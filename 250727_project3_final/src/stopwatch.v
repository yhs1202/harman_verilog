==> flow/design.v <==
`timescale 1ns / 1ps
module stopwatch (
    input clk,
    input rst,
    input btn_L,
    btn_R,
    output [3:0] sw_w_led,
    output [6:0] sw_w_msec,
    output [5:0] sw_w_sec,
    output [5:0] sw_w_min,
    output [4:0] sw_w_hour
);
    wire w_clear, w_run_stop;
    wire w_tick_led;
    stopwatch_dp U_SW_DP (
        .clk    (clk),
        .rst    (rst),
        .runstop(w_run_stop),
        .clear  (w_clear),
        .led (sw_w_led),
        .msec(sw_w_msec),
        .sec (sw_w_sec),
        .min (sw_w_min),
        .hour(sw_w_hour)
    );
    stopwatch_cu U_STOPWATCH_CU (
        .clk    (clk),
        .rst    (rst),
        .runstop(btn_R),
        .clear  (btn_L),
        .o_run_stop(w_run_stop),
        .o_clear   (w_clear)
    );
endmodule
module stopwatch_cu (
    input clk,
    rst,
    input clear,
    runstop,
    output o_run_stop,
    o_clear
);
    parameter STOP = 3'b000, RUN = 3'b001, CLEAR = 3'b010;
    reg [2:0] current_state, next_state;
    reg c_clear, n_clear;
    always @(posedge clk, posedge rst) begin
        if (rst) begin
            current_state <= STOP;
            c_clear       <= 1'b0;
        end else begin
            current_state <= next_state;
            c_clear       <= n_clear;
        end
    end
    always @(*) begin
        next_state = current_state;
        n_clear    = c_clear;
        case (current_state)
            STOP: begin
                n_clear = 1'b0;   
                if (runstop == 1'b1) begin
                    next_state = RUN;
                end else if (clear == 1'b1) begin
                    next_state = CLEAR;
                end
            end
            RUN: begin
                if (runstop == 1'b1) begin
                    next_state = STOP;
                end
            end
            CLEAR: begin
                next_state = STOP;
                n_clear    = 1'b1;
            end
            default: next_state = current_state;
        endcase
    end
    assign o_run_stop = (current_state == RUN) ? 1'b1 : 0;
    assign o_clear    = c_clear;
endmodule
module stopwatch_dp (
    input clk,
    input rst,
    input runstop,
    clear,
    output [3:0] led,
    output [6:0] msec,
    output [5:0] sec,
    output [5:0] min,
    output [4:0] hour
);
    wire w_tick_100hz, w_tick_msec, w_tick_sec, w_tick_min, w_tick_led;
    wire w_runstop_tick, w_clear_tick;
    tick_counter #(
        .TICK_COUNT(24),
        .WIDTH(5)
    ) U_HOUR (
        .clk   (clk),
        .rst   (rst),
        .i_tick(w_tick_min),
        .clear (clear),
        .o_time(hour),
        .o_tick()
    );
    tick_counter #(
        .TICK_COUNT(60),
        .WIDTH(6)
    ) U_MIN (
        .clk   (clk),
        .rst   (rst),
        .i_tick(w_tick_sec),
        .clear (clear),
        .o_time(min),
        .o_tick(w_tick_min)
    );
    tick_counter #(
        .TICK_COUNT(60),
        .WIDTH(6)
    ) U_SEC (
        .clk   (clk),
        .rst   (rst),
        .i_tick(w_tick_msec),
        .clear (clear),
        .o_time(sec),
        .o_tick(w_tick_sec)
    );
    tick_counter #(
        .TICK_COUNT(100),
        .WIDTH(7)
    ) U_MSEC (
        .clk   (clk),
        .rst   (rst),
        .i_tick(w_tick_100hz),
        .clear (clear),
        .o_time(msec),
        .o_tick(w_tick_msec)
    );
    tick_counter #(
        .TICK_COUNT(10),
        .WIDTH(4)
    ) U_LED_DATA (
        .clk   (clk),
        .rst   (rst),
        .i_tick(w_tick_led),
        .clear (clear),
        .o_time(led),
        .o_tick()
    );
    tick_counter #(
        .TICK_COUNT(10),
        .WIDTH(4)
    ) U_LED (
        .clk   (clk),
        .rst   (rst),
        .i_tick(w_tick_100hz),
        .clear (clear),
        .o_time(),
        .o_tick(w_tick_led)
    );
    tick_gen_100hz U_TICK_GEN (
        .clk   (clk),
        .rst   (rst),
        .run   (runstop),
        .clear (clear),
        .o_tick(w_tick_100hz)
    );
endmodule
module tick_counter #(
    parameter TICK_COUNT = 100,
              WIDTH      = 7      
) (
    input clk,
    input rst,
    input i_tick,
    input clear,
    output [WIDTH-1:0] o_time,
    output             o_tick
);
    reg [$clog2(TICK_COUNT)-1:0] counter_reg, counter_next;
    reg tick_reg, tick_next;
    assign o_time = counter_reg;
    assign o_tick = tick_reg;
    always @(posedge clk, posedge rst) begin
        if (rst) begin
            counter_reg <= 0;
            tick_reg    <= 1'b0;
        end else begin
            counter_reg <= counter_next;
            tick_reg    <= tick_next;
        end
    end
    always @(*) begin
        counter_next = counter_reg;
        tick_next    = 1'b0;
        if(i_tick)                                   
            begin
            if (counter_reg == TICK_COUNT - 1) begin
                counter_next = 0;
                tick_next    = 1'b1;
            end else begin
                counter_next = counter_reg + 1;
                tick_next    = 1'b0;
            end
        end
        if (clear) counter_next = 0;
    end
endmodule
module tick_gen_100hz #(
    parameter FCOUNT = 1_000_000 - 1
) (
    input clk,
    input rst,
    input run,
    input clear,             
    output o_tick
);
    reg [$clog2(FCOUNT):0] counter;
    reg                    r_tick;
    assign o_tick = r_tick;
    always @(posedge clk, posedge rst) begin
        if (rst) begin
            counter <= 0;
            r_tick  <= 0;
        end else begin
            r_tick <= 1'b0;
            if (run) begin
                if (counter == FCOUNT) begin
                    counter <= 0;
                    r_tick  <= 1'b1;
                end else begin
                    counter <= counter + 1;
                end
            end else if (clear) begin
                counter <= 0;
            end
        end
    end
endmodule
---- Reports on stopwatch ----
Tool output for the design above, in the order of the flow.
Lines are those of the file above, counted from 1.
Operators: Yosys type, input widths -> output width; for muxes data width and select width s.
Cell names lack the library's common part.
The mark n/a stands for no value.
set-up
  design top .............................. stopwatch
  clock ................................... clk
  cell library ............................ sky130hd
  corner .................................. tt_025C_1v80

---- Word-level counts ----
Source: Yosys, flattened and elaborated, memories not mapped. Widths are those after wreduce. Registers that Yosys merges into a memory's read port (data or address) are not register bits. Print and check cells do not count. Equal cells are merged and count once.
operators by class
  add/sub/neg operators ................... 7
  equality and inequality tests ........... 11
  muxes and demuxes ....................... 37
  reductions and logical operators ........ 10
operators with widths
  kind                   number
  $mux 21                3
  $mux 6                 6
  $mux 4                 6
  $add 21x1->21 const B  1
  $eq 21x20->1 const B   1
  $mux 7                 3
  $mux 5                 3
  $reduce_bool 2->1      7
  $add 6x1->6 const B    2
  $eq 6x6->1 const B     2
  $mux 1                 11
  $pmux 3 s3             1
  $mux 3                 3
  $add 4x1->4 const B    2
  $eq 4x4->1 const B     2
  $add 7x1->7 const B    1
  $eq 7x7->1 const B     1
  $add 5x1->5 const B    1
  $eq 5x5->1 const B     1
  $eq 3x1->1 const B     1
  $eq 3x2->1 const B     1
  $ne 3x3->1 const B     1
  $logic_not 3->1        1
  $reduce_and 3->1       1
  $reduce_bool 3->1      1
  $ne 2x2->1 const B     1
  $pmux 1 s2             1
storage and ports
  flip-flop bits (word level) ............. 62
  bits of input ports ..................... 4
  output and inout bits ................... 28
  word-level cells ........................ 79

---- Longest topological paths ----
Longest topological path by Yosys (ltp), each cell counted once; first at word level (registers and memories cut), then after technology mapping (sequential cells cut; the memories' decode and read muxes count).
logic depth
  depth in word-level cells ............... 4
  ABC_AREA ................................ 0
  depth in mapped cells ................... 7
  gate-level depth less buffers ........... 7

---- Netlist ----
Yosys stat after the flow's synthesis: flattened, memories mapped to cells. It holds for the ABC_AREA given above (unset counts as 0); a run with the other value may have another netlist.
Totals and module areas in this step are rounded.
cell types
  cell type  number  area in all (sq um)
  dfrtp_1    61      1.53E+03
  nand2_1    34      127.622
  nor2_1     33      123.869
  a21oi_1    24      120.115
  o21ai_0    23      115.11
  ha_1       9       112.608
  nand3_1    21      105.101
  nor3_1     17      85.082
  xor2_1     8       70.067
  inv_1      14      52.55
  or3_1      8       50.048
  nand3b_1   6       45.043
  nand4b_1   5       43.792
  xnor2_1    5       43.792
  nand4_1    5       31.28
  a22o_1     3       26.275
  dfstp_2    1       26.275
  nand2b_1   4       25.024
Not listed: further types 34, cells in them 50.
mapped netlist
  cells in the netlist .................... 331
  synthesis area .......................... 3,110 sq um
  sequential part of the area ............. 1,550 sq um
  mapped flip-flops ....................... 62
  buffers ................................. 6
By module: a second synthesis without flattening, with its own total; a netlist apart from the flattened one above.
second synthesis, totals
  cell total of the unflattened synthesis .. 352
  area total of the unflattened synthesis .. 3,460 sq um
Each row is one instance without its submodules.
by module
  module          instances  cells  area (sq um)  seq. area (sq um)
  tick_gen_100hz  1          145    1,350         551
  tick_counter    2          36     350           175
  tick_counter    2          28     270           125
  tick_counter    1          43     425           200
  tick_counter    1          25     299           150
  stopwatch_cu    1          11     153           101
  stopwatch       1          0      0.0           0.0
  stopwatch_dp    1          0      0.0           0.0

---- Timing after synthesis ----
Source: OpenSTA report_checks on the synthesized netlist (no wires, ideal clock, input and output delay 20% of the period each), path of least setup slack; recovery checks are left aside. Register names are those of the netlist, which keeps one name where synthesis merged equal registers.
timing path post-synthesis
  path type ............................... register to register
  start ................................... register U_SW_DP.U_TICK_GEN.counter[0]
  end ..................................... register U_SW_DP.U_TICK_GEN.counter[3]
  clock period ............................ 1.95 ns
  setup time .............................. 0.127 ns
  launch time at the first pin ............ 0.000 ns
  data arrival time ....................... 1.737 ns
  required time ........................... 1.823 ns
  setup slack ............................. 0.086 ns
  delay of the path ....................... 1.864 ns
  stages on the path ...................... 8
  path buffers ............................ 1
  synthesis period reached ................ 1.864 ns
"delay of the path" is the arrival time less input delay plus setup time.
"stages on the path" counts driving pins, that of a launching flip-flop among them; a cell with two outputs on the path counts twice.
"synthesis period reached" = period - worst setup slack (recovery checks aside). The figure is calculated, with input and output delays left at 20% of the set period.
The rows between start and end are the longest chain of elaborated cells between them; the timing report does not say that the signal goes this way. Where chains are equally long, one stands for them.
Each line given opens the expression or statement behind the cell; cells for indexed reads and writes are added by Yosys, which also makes memories of some case tables.
A register here has more assigning lines than the two given.
on the way, post-synthesis
  path through ............................ dfrtp_1 ha_1 nand3_1 or2_1 o31a_1 buf_2 a21oi_1 o22ai_1
  cells in the longest elaborated chain ... 3
  elaborated cells on any way between the ends .. 4
  source lines of those cells ............. 3
  classes of those cells .................. add/sub: 1; eq/ne: 1; mux: 2
ends and longest elaborated chain, post-synthesis
  item             line  source
  start, declared  218   reg [$clog2(FCOUNT):0] counter;
  start, assigned  223   counter <= 0;
  start, assigned  232   counter <= counter + 1;
  $add 21x1->21    232
  $mux 21          228   if (counter == FCOUNT) begin
  $mux 21          227   if (run) begin
  end, assigned    229   counter <= 0;
  end, assigned    232
  end, declared    218

---- Worst path after layout ----
Path of least setup slack in the final report of job 1 (OpenROAD, finished layout, wires in). Where an end is a register, its clock arrival counts in the times.
timing path after layout
  path type ............................... register to register
  start ................................... register U_SW_DP.U_TICK_GEN.counter[1]
  end ..................................... register U_SW_DP.U_TICK_GEN.counter[15]
  clock period ............................ 2.12 ns
  setup time .............................. 0.11 ns
  launch time at the first pin ............ 0.33 ns
  data arrival time ....................... 2.14 ns
  required time ........................... 2.34 ns
  setup slack ............................. 0.19 ns
  stages on the path ...................... 8
  path buffers ............................ 1
The rows between start and end are the longest chain of elaborated cells between them; the timing report does not say that the signal goes this way. Where chains are equally long, one stands for them.
A register here has more assigning lines than the two given.
on the way, after layout
  path through ............................ dfrtp_1 ha_1 nand3_1 or2_4 o31ai_4 buf_4 nor3_1 a211o_1
  cells in the longest elaborated chain ... 3
  elaborated cells on any way between the ends .. 4
  source lines of those cells ............. 3
  classes of those cells .................. add/sub: 1; eq/ne: 1; mux: 2
ends and longest elaborated chain, after layout
  item             line  source
  start, declared  218   reg [$clog2(FCOUNT):0] counter;
  start, assigned  223   counter <= 0;
  start, assigned  232   counter <= counter + 1;
  $add 21x1->21    232
  $mux 21          228   if (counter == FCOUNT) begin
  $mux 21          227   if (run) begin
  end, assigned    229   counter <= 0;
  end, assigned    232
  end, declared    218

Stored flow runs of stopwatch (2 of them; Yosys, OpenROAD, sky130hd). They differ in their settings and are not a sequence. Constraints: input delay and output delay 20% of the set period each, output load 0.01 pF.
"achieved clock period" = clock period - worst setup slack. The figure is calculated, with input and output delays left at 20% of the set period.
"time on the worst setup path": the worst setup path's part of the clock period (all of it between registers, 20% less for each end at a port) less its slack. A launch clock that arrives late makes it longer, a capture clock that arrives late makes it shorter.
Measured values are rounded.

---- job 1 ----
settings
  period_ns = 2.12
  CORE_UTILIZATION = 21
  HOLD_SLACK_MARGIN = -0.01
  CORE_MARGIN = 10
  CELL_PAD_IN_SITES_GLOBAL_PLACEMENT = 2
  ABC_AREA = 0
  CTS_CLUSTER_DIAMETER = 297
  SLEW_MARGIN = 35
  MAX_ROUTING_LAYER = met5
  CAP_MARGIN = 20
results
  utilization of the finished layout ...... 28.0 %
  post-route setup TNS .................... 0.000 ns
  worst setup slack after layout .......... 0.192 ns
  time on the worst setup path ............ 1.93 ns
  critical path type ...................... register to register
  area inside the die boundary ............ 20,100 sq um
  achieved clock period ................... 1.928 ns
  standard-cell area after routing ........ 4,070 sq um
  chip area in the Yosys report ........... 3,110 sq um

---- job 2 ----
settings
  period_ns = 1.58
  CORE_UTILIZATION = 22
  SETUP_SLACK_MARGIN = 0.22
  PLACE_DENSITY = 0.57
  CORE_ASPECT_RATIO = 0.7
  CORE_MARGIN = 5
  TNS_END_PERCENT = 55
  GPL_TIMING_DRIVEN = 0
  CTS_CLUSTER_SIZE = 27
  CTS_CLUSTER_DIAMETER = 163
  CAP_MARGIN = 20
  SLEW_MARGIN = 30
results
  utilization of the finished layout ...... 33.6 %
  post-route setup TNS .................... -2.10 ns
  worst setup slack after layout .......... -0.188 ns
  time on the worst setup path ............ 1.77 ns
  critical path type ...................... register to register
  area inside the die boundary ............ 16,700 sq um
  achieved clock period ................... 1.768 ns
  standard-cell area after routing ........ 4,670 sq um
  chip area in the Yosys report ........... 3,110 sq um
